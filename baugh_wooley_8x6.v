==> flow/design.v <==
`timescale 1ns / 1ps
module baugh_wooley(mult,a,b,clk,rst);
input clk, rst;
input [7:0] a;
input [5:0] b;
output [13:0] mult;
wire [7:0] x;  
wire [5:0] y;
wire [13:0] prod;  
wire [7:0] w1,w2,w3,w4,w5,w6;  
wire [7:0] h1, h2, h3, h4, h5;  
wire [6:0] f1,f2,f3,f4,f5;  
wire [7:0] c1, c2, c3, c4, c5, c6;  
wire [6:0] fc1,fc2,fc3,fc4,fc5,fc6;  
reg8 r1(x,a,clk,rst);  
reg6 r2(y,b,clk,rst);
assign prod[0] = x[0] & y[0];
assign w1[0] = x[1] & y[0];  
assign w1[1] = x[2] & y[0];
assign w1[2] = x[3] & y[0];
assign w1[3] = x[4] & y[0];
assign w1[4] = x[5] & y[0];
assign w1[5] = x[6] & y[0];
assign w1[6] = ~(x[7] & y[0]);
assign w2[0] = x[0] & y[1];  
assign w2[1] = x[1] & y[1];
assign w2[2] = x[2] & y[1];
assign w2[3] = x[3] & y[1];
assign w2[4] = x[4] & y[1];
assign w2[5] = x[5] & y[1];
assign w2[6] = x[6] & y[1];
assign w2[7] = ~(x[7] & y[1]);
assign w3[0] = x[0] & y[2];  
assign w3[1] = x[1] & y[2];
assign w3[2] = x[2] & y[2];
assign w3[3] = x[3] & y[2];
assign w3[4] = x[4] & y[2];
assign w3[5] = x[5] & y[2];
assign w3[6] = x[6] & y[2];
assign w3[7] = ~(x[7] & y[2]);
HA a1(prod[1],c1[0],w1[0],w2[0]);  
FA a2(f1[0],fc1[0],w1[1],w2[1],w3[0]);
FA a3(f1[1],fc1[1],w1[2],w2[2],w3[1]);
FA a4(f1[2],fc1[2],w1[3],w2[3],w3[2]);
FA a5(f1[3],fc1[3],w1[4],w2[4],w3[3]);
FA a6(f1[4],fc1[4],w1[5],w2[5],w3[4]);
FA a7(f1[5],fc1[5],w1[6],w2[6],w3[5]);
HA a8(h1[0],c1[1],w2[7],w3[6]);
assign w4[0] = x[0] & y[3];  
assign w4[1] = x[1] & y[3];
assign w4[2] = x[2] & y[3];
assign w4[3] = x[3] & y[3];
assign w4[4] = x[4] & y[3];
assign w4[5] = x[5] & y[3];
assign w4[6] = x[6] & y[3];
assign w4[7] = ~(x[7] & y[3]);
HA b1(prod[2],c2[0],f1[0], c1[0]);  
FA b2(f2[0],fc2[0],f1[1],fc1[0],w4[0]);
FA b3(f2[1],fc2[1],f1[2],fc1[1],w4[1]);
FA b4(f2[2],fc2[2],f1[3],fc1[2],w4[2]);
FA b5(f2[3],fc2[3],f1[4],fc1[3],w4[3]);
FA b6(f2[4],fc2[4],f1[5],fc1[4],w4[4]);
FA b7(f2[5],fc2[5],h1[0],fc1[5],w4[5]);
FA b8(f2[6],fc2[6],w3[7],w4[6],c1[1]);
assign w5[0] = x[0] & y[4];  
assign w5[1] = x[1] & y[4];
assign w5[2] = x[2] & y[4];
assign w5[3] = x[3] & y[4];
assign w5[4] = x[4] & y[4];
assign w5[5] = x[5] & y[4];
assign w5[6] = x[6] & y[4];
assign w5[7] = ~(x[7] & y[4]);
HA ac1(prod[3],c3[0],f2[0], c2[0]);  
FA ac2(f3[0],fc3[0],f2[1],fc2[0],w5[0]);
FA ac3(f3[1],fc3[1],f2[2],fc2[1],w5[1]);
FA ac4(f3[2],fc3[2],f2[3],fc2[2],w5[2]);
FA ac5(f3[3],fc3[3],f2[4],fc2[3],w5[3]);
FA ac6(f3[4],fc3[4],f2[5],fc2[4],w5[4]);
FA ac7(f3[5],fc3[5],f2[6],fc2[5],w5[5]);
FA ac8(f3[6],fc3[6],w4[7],w5[6],fc2[6]);
assign w6[0] = ~(x[0] & y[5]);  
assign w6[1] = ~(x[1] & y[5]);
assign w6[2] = ~(x[2] & y[5]);
assign w6[3] = ~(x[3] & y[5]);
assign w6[4] = ~(x[4] & y[5]);
assign w6[5] = ~(x[5] & y[5]);
assign w6[6] = ~(x[6] & y[5]);
assign w6[7] = x[7] & y[5];
HA d1(prod[4],c4[0],f3[0], c3[0]);  
FA d2(f4[0],fc4[0],f3[1],fc3[0],w6[0]);
FA d3(f4[1],fc4[1],f3[2],fc3[1],w6[1]);
FA d4(f4[2],fc4[2],f3[3],fc3[2],w6[2]);
FA d5(f4[3],fc4[3],f3[4],fc3[3],w6[3]);
FA d6(f4[4],fc4[4],f3[5],fc3[4],w6[4]);
FA d7(f4[5],fc4[5],f3[6],fc3[5],w6[5]);
FA d8(f4[6],fc4[6],w5[7],w6[6],fc3[6]);
FA e1(prod[5],fc5[0], 1'b1, f4[0], c4[0]);  
HA e2(h5[0],c5[0], f4[1] ,fc4[0]);
FA e3(f5[1] ,fc5[1] ,1'b1 ,f4[2] ,fc4[1]);
HA e4(h5[1],c5[1], f4[3] ,fc4[2]);
HA e5(h5[2],c5[2], f4[4] ,fc4[3]);
HA e6(h5[3],c5[3], f4[5] ,fc4[4]);
HA e7(h5[4],c5[4], f4[6] ,fc4[5]);
HA e8(h5[5],c5[5], w6[7] ,fc4[6]);
HA af1(prod[6], c6[0], fc5[0], h5[0]);
FA af2(prod[7], fc6[0], f5[1], c5[0], c6[0]);
FA af3(prod[8], fc6[1], h5[1], fc5[1], fc6[0]);
FA af4(prod[9], fc6[2], h5[2], c5[1], fc6[1]);
FA af5(prod[10], fc6[3], h5[3], c5[2], fc6[2]);
FA af6(prod[11], fc6[4], h5[4], c5[3], fc6[3]);
FA af7(prod[12], fc6[5], h5[5], c5[4], fc6[4]);
FA af8(prod[13], fc6[6], 1'b1, c5[5], fc6[5]);
reg14 r3(mult,prod,clk,rst);  
endmodule
module HA(s,c,a,b);
input a,b;
output s,c;
assign s = a^b;
assign c = a&b;
endmodule
module FA(sum,car,a,b,c);
input a,b,c;
output sum,car;
assign sum = (a^b^c);
assign car = ((a&b)|(b&c)|(c&a));
endmodule
module d_ff(q,d,clk,rst);
input d,clk,rst;
output reg q;
always @(posedge clk)
begin
 if(rst==1'b1)
  q <= 1'b0;
 else
  q <= d;
end
endmodule
module reg8(out,in,clk,rst);
input [7:0] in;
input clk, rst;
output [7:0] out;
d_ff a0(out[0],in[0],clk,rst);
d_ff a1(out[1],in[1],clk,rst);
d_ff a2(out[2],in[2],clk,rst);
d_ff a3(out[3],in[3],clk,rst);
d_ff a4(out[4],in[4],clk,rst);
d_ff a5(out[5],in[5],clk,rst);
d_ff a6(out[6],in[6],clk,rst);
d_ff a7(out[7],in[7],clk,rst);
endmodule
module reg6(out,in,clk,rst);
input [5:0] in;
input clk, rst;
output [5:0] out;
d_ff a0(out[0],in[0],clk,rst);
d_ff a1(out[1],in[1],clk,rst);
d_ff a2(out[2],in[2],clk,rst);
d_ff a3(out[3],in[3],clk,rst);
d_ff a4(out[4],in[4],clk,rst);
d_ff a5(out[5],in[5],clk,rst);
endmodule
module reg14(out,in,clk,rst);
input [13:0] in;
input clk, rst;
output [13:0] out;
d_ff a0(out[0],in[0],clk,rst);
d_ff a1(out[1],in[1],clk,rst);
d_ff a2(out[2],in[2],clk,rst);
d_ff a3(out[3],in[3],clk,rst);
d_ff a4(out[4],in[4],clk,rst);
d_ff a5(out[5],in[5],clk,rst);
d_ff a6(out[6],in[6],clk,rst);
d_ff a7(out[7],in[7],clk,rst);
d_ff a8(out[8],in[8],clk,rst);
d_ff a9(out[9],in[9],clk,rst);
d_ff a10(out[10],in[10],clk,rst);
d_ff a11(out[11],in[11],clk,rst);
d_ff a12(out[12],in[12],clk,rst);
d_ff a13(out[13],in[13],clk,rst);
endmodule
# Tool chain data of baugh_wooley
# Tool output for the design above, in the order of the flow.
# Lines are those of the file above, counted from 1.
# Operators carry their Yosys type and port widths (W data, S select, Z words).
# Not given: --
# design
top_module	baugh_wooley
clk_port	clk
cell_library	sky130hd
corner	tt_025C_1v80

# Word-level counts
# Source: Yosys, flattened and elaborated, memories not mapped. Widths are those after wreduce; folded enables and synchronous resets count as part of the registers. Registers that Yosys merges into a memory's read port (data or address) are not register bits. Print and check cells do not count. Equal cells are merged and count once.
# bits
register_bits	28
input_bits	16
out_inout_bits	14
word_cells	355
# classes
bitwise	327
# op_table
operator	n
$and A1 B1 Y1	161
$xor A1 B1 Y1	81
$or A1 B1 Y1	70
$not A1 Y1	15

# Logic depth
# Longest topological path by Yosys (ltp), each cell counted once; first at word level (registers and memories cut), then after technology mapping (sequential cells cut; the memories' decode and read muxes count).
# depth
ltp_word	35
ABC_AREA	0
ltp_mapped	20
depth_no_buf	20

# Netlist
# Yosys stat after the flow's synthesis: flattened, memories mapped to cells. It holds for the ABC_AREA given above (unset counts as 0); a run with the other value may have another netlist.
# Totals and module areas in this step are rounded.
# by_type
cell_type	n	area_total_um2
sky130_fd_sc_hd__fa_1	33	660.634
sky130_fd_sc_hd__dfxtp_1	28	560.538
sky130_fd_sc_hd__and2_1	36	225.216
sky130_fd_sc_hd__ha_1	14	175.168
sky130_fd_sc_hd__inv_1	41	153.898
sky130_fd_sc_hd__buf_4	14	105.101
sky130_fd_sc_hd__nor2b_2	8	70.067
sky130_fd_sc_hd__nor2b_4	4	55.053
sky130_fd_sc_hd__nand2_1	12	45.043
sky130_fd_sc_hd__nor2b_1	5	31.28
sky130_fd_sc_hd__nor2_1	8	30.029
sky130_fd_sc_hd__and2b_1	3	22.522
sky130_fd_sc_hd__buf_6	2	22.522
sky130_fd_sc_hd__buf_12	1	20.019
sky130_fd_sc_hd__xnor2_1	1	8.758
# synth_totals
cell_count	210
synth_area_um2	2186
seqArea_um2	560.5
ffs	28
buffers	17
# By module: a second synthesis without flattening, with its own total; a netlist apart from the flattened one above.
# hier_totals
hier_cells	153
hier_area_um2	2091
# Each row is one instance without its submodules.
# by_module
module	n_inst	n_cells	area_um2
d_ff	28	2	33.8
FA	36	1	20.0
baugh_wooley	1	49	274.0
HA	12	1	12.5
reg14	1	0	0.0
reg6	1	0	0.0
reg8	1	0	0.0

# Worst setup path after synthesis
# Source: OpenSTA report_checks on the synthesized netlist (no wires, ideal clock, input and output delay 20% of the period each), path of least setup slack; recovery checks are left aside. Register names are those of the netlist, which keeps one name where synthesis merged equal registers.
# synth_timing
path_kind	register to register
from	register r2.a0.q
to	register r3.a13.q
tclk_ps	8140
setup_ps	115
t_first_pin_ps	0
arrival_ps	5327
required_time_ps	8025
slack_ps	2699
delay_ps	5442
path_stages	19
n_path_buf	0
synth_period_reached_ps	5441
# "delay_ps" = arrival - input delay + setup time.
# "path_stages": output pins that drive a net of the path, with the launching flip-flop's if there is one; two outputs of one cell count as two.
# "synth_period_reached_ps" is the clock period less the worst setup slack; recovery checks do not enter. This is arithmetic on one report: input and output delays are still those of the set period (20% each).
# The rows between start and end are the longest chain of elaborated cells between them; the timing report does not say that the signal goes this way. Where chains are equally long, one stands for them.
# A line is the first line of the expression or statement that the cell stems from. Yosys adds cells for indexed reads and writes and turns some case tables into memories.
# synth_between
cell_sequence	sky130_fd_sc_hd__dfxtp_1 > sky130_fd_sc_hd__and2_1 > sky130_fd_sc_hd__fa_1 > sky130_fd_sc_hd__fa_1 > sky130_fd_sc_hd__fa_1 > sky130_fd_sc_hd__inv_1 > sky130_fd_sc_hd__fa_1 > sky130_fd_sc_hd__inv_1 > sky130_fd_sc_hd__ha_1 > sky130_fd_sc_hd__ha_1 > sky130_fd_sc_hd__fa_1 > sky130_fd_sc_hd__inv_1 > sky130_fd_sc_hd__fa_1 > sky130_fd_sc_hd__fa_1 > sky130_fd_sc_hd__fa_1 > sky130_fd_sc_hd__fa_1 > sky130_fd_sc_hd__fa_1 > sky130_fd_sc_hd__xnor2_1 > sky130_fd_sc_hd__nor2_1
elab_chain_len	35
# synth_rtl
element	line_no	source
start, declared	129	output reg q;
start, assigned	133	q <= 1'b0;
start, assigned	135	q <= d;
$and A1 B1 Y1	19	assign w1[1] = x[2] & y[0];
$and A1 B1 Y1	125	assign car = ((a&b)|(b&c)|(c&a));
$or A1 B1 Y1 (2 in a row)	125
$and A1 B1 Y1	125
$or A1 B1 Y1 (2 in a row)	125
$and A1 B1 Y1	125
$or A1 B1 Y1 (2 in a row)	125
[... 15 more ...]	--
$and A1 B1 Y1	125
$or A1 B1 Y1 (2 in a row)	125
$and A1 B1 Y1	125
$or A1 B1 Y1 (2 in a row)	125
$and A1 B1 Y1	125
$or A1 B1 Y1 (2 in a row)	125
$xor A1 B1 Y1	124	assign sum = (a^b^c);
end, assigned	133
end, assigned	135
end, declared	129

# Path in the finished layout
# Path of least setup slack in the final report of entry A (OpenROAD, finished layout, wires in). Where an end is a register, its clock arrival counts in the times.
# The path's times are printed in steps of 10 ps; the period is the one set.
# layout_timing
path_kind	register to register
from	register r1.a4.q
to	register r3.a12.q
tclk_ps	4140
setup_ps	90
t_first_pin_ps	290
arrival_ps	5650
required_time_ps	4330
slack_ps	-1320
path_stages	18
n_path_buf	0
# The rows between start and end are the longest chain of elaborated cells between them; the timing report does not say that the signal goes this way. Where chains are equally long, one stands for them.
# layout_between
cell_sequence	sky130_fd_sc_hd__dfxtp_4 > sky130_fd_sc_hd__and2_4 > sky130_fd_sc_hd__fa_1 > sky130_fd_sc_hd__fa_1 > sky130_fd_sc_hd__fa_1 > sky130_fd_sc_hd__inv_2 > sky130_fd_sc_hd__fa_1 > sky130_fd_sc_hd__inv_2 > sky130_fd_sc_hd__ha_4 > sky130_fd_sc_hd__ha_4 > sky130_fd_sc_hd__fa_2 > sky130_fd_sc_hd__inv_2 > sky130_fd_sc_hd__fa_2 > sky130_fd_sc_hd__fa_2 > sky130_fd_sc_hd__fa_2 > sky130_fd_sc_hd__fa_2 > sky130_fd_sc_hd__fa_2 > sky130_fd_sc_hd__nor2_1
elab_chain_len	30
# layout_rtl
element	line_no	source
start, declared	129	output reg q;
start, assigned	133	q <= 1'b0;
start, assigned	135	q <= d;
$and A1 B1 Y1	21	assign w1[3] = x[4] & y[0];
$and A1 B1 Y1	125	assign car = ((a&b)|(b&c)|(c&a));
$or A1 B1 Y1 (2 in a row)	125
$and A1 B1 Y1	125
$or A1 B1 Y1 (2 in a row)	125
$and A1 B1 Y1	125
$or A1 B1 Y1 (2 in a row)	125
[... 10 more ...]	--
$and A1 B1 Y1	125
$or A1 B1 Y1 (2 in a row)	125
$and A1 B1 Y1	125
$or A1 B1 Y1 (2 in a row)	125
$and A1 B1 Y1	125
$or A1 B1 Y1 (2 in a row)	125
$xor A1 B1 Y1	124	assign sum = (a^b^c);
end, assigned	133
end, assigned	135
end, declared	129

# Flow measurements of baugh_wooley on sky130hd: 2 stored runs with different settings, listed in no order. Input and output delays are each 20% of the period that was set; the output load is 0.01 pF.
# "achieved_clock_period_ps" means the clock period less the worst setup slack. The figure is calculated, with input and output delays left at 20% of the set period.
# "timing.worst_path_ps" is the time allowed to the run's worst setup path (the clock period less input and output delay, where it has them) less its slack. Clock arrival times count: a late capture clock shortens it, a late launch clock lengthens it.
# "final_power_uw": no workload was simulated; the value follows from the tool's default switching activity.
# "timing.worst_path_ps" is known to 10 ps.
# The results are shown rounded.
# Among the settings, -- means not set for that run.
item,entry A,entry B
period_ns,4.14,3.79
CORE_UTILIZATION,41,61
PLACE_DENSITY_LB_ADDON,0.01,0.18
CELL_PAD_IN_SITES_DETAIL_PLACEMENT,2,--
GPL_TIMING_DRIVEN,0,--
GPL_ROUTABILITY_DRIVEN,0,--
CTS_CLUSTER_SIZE,35,52
CAP_MARGIN,20,20
SLEW_MARGIN,0,20
MIN_ROUTING_LAYER,met1,--
MAX_ROUTING_LAYER,met5,--
CORE_MARGIN,2,3
SETUP_SLACK_MARGIN,--,0.25
CORE_ASPECT_RATIO,--,0.65
TNS_END_PERCENT,--,65
CTS_CLUSTER_DIAMETER,--,384
yosys.chip_area_um2,2186,2186
timing.worst_path_ps,5460,5460
path_kind,register to register,register to register
final_cell_area_um2,2755,2688
layout_utilization_pct,53.6,83.9
ws_setup_ps,-1319,-1667
final_setup_tns_ps,-4345,-6614
achieved_clock_period_ps,5459,5457
fin_hold_ws_ps,555,631
final_die_area_um2,5931,4354
final_power_uw,986.5,1049
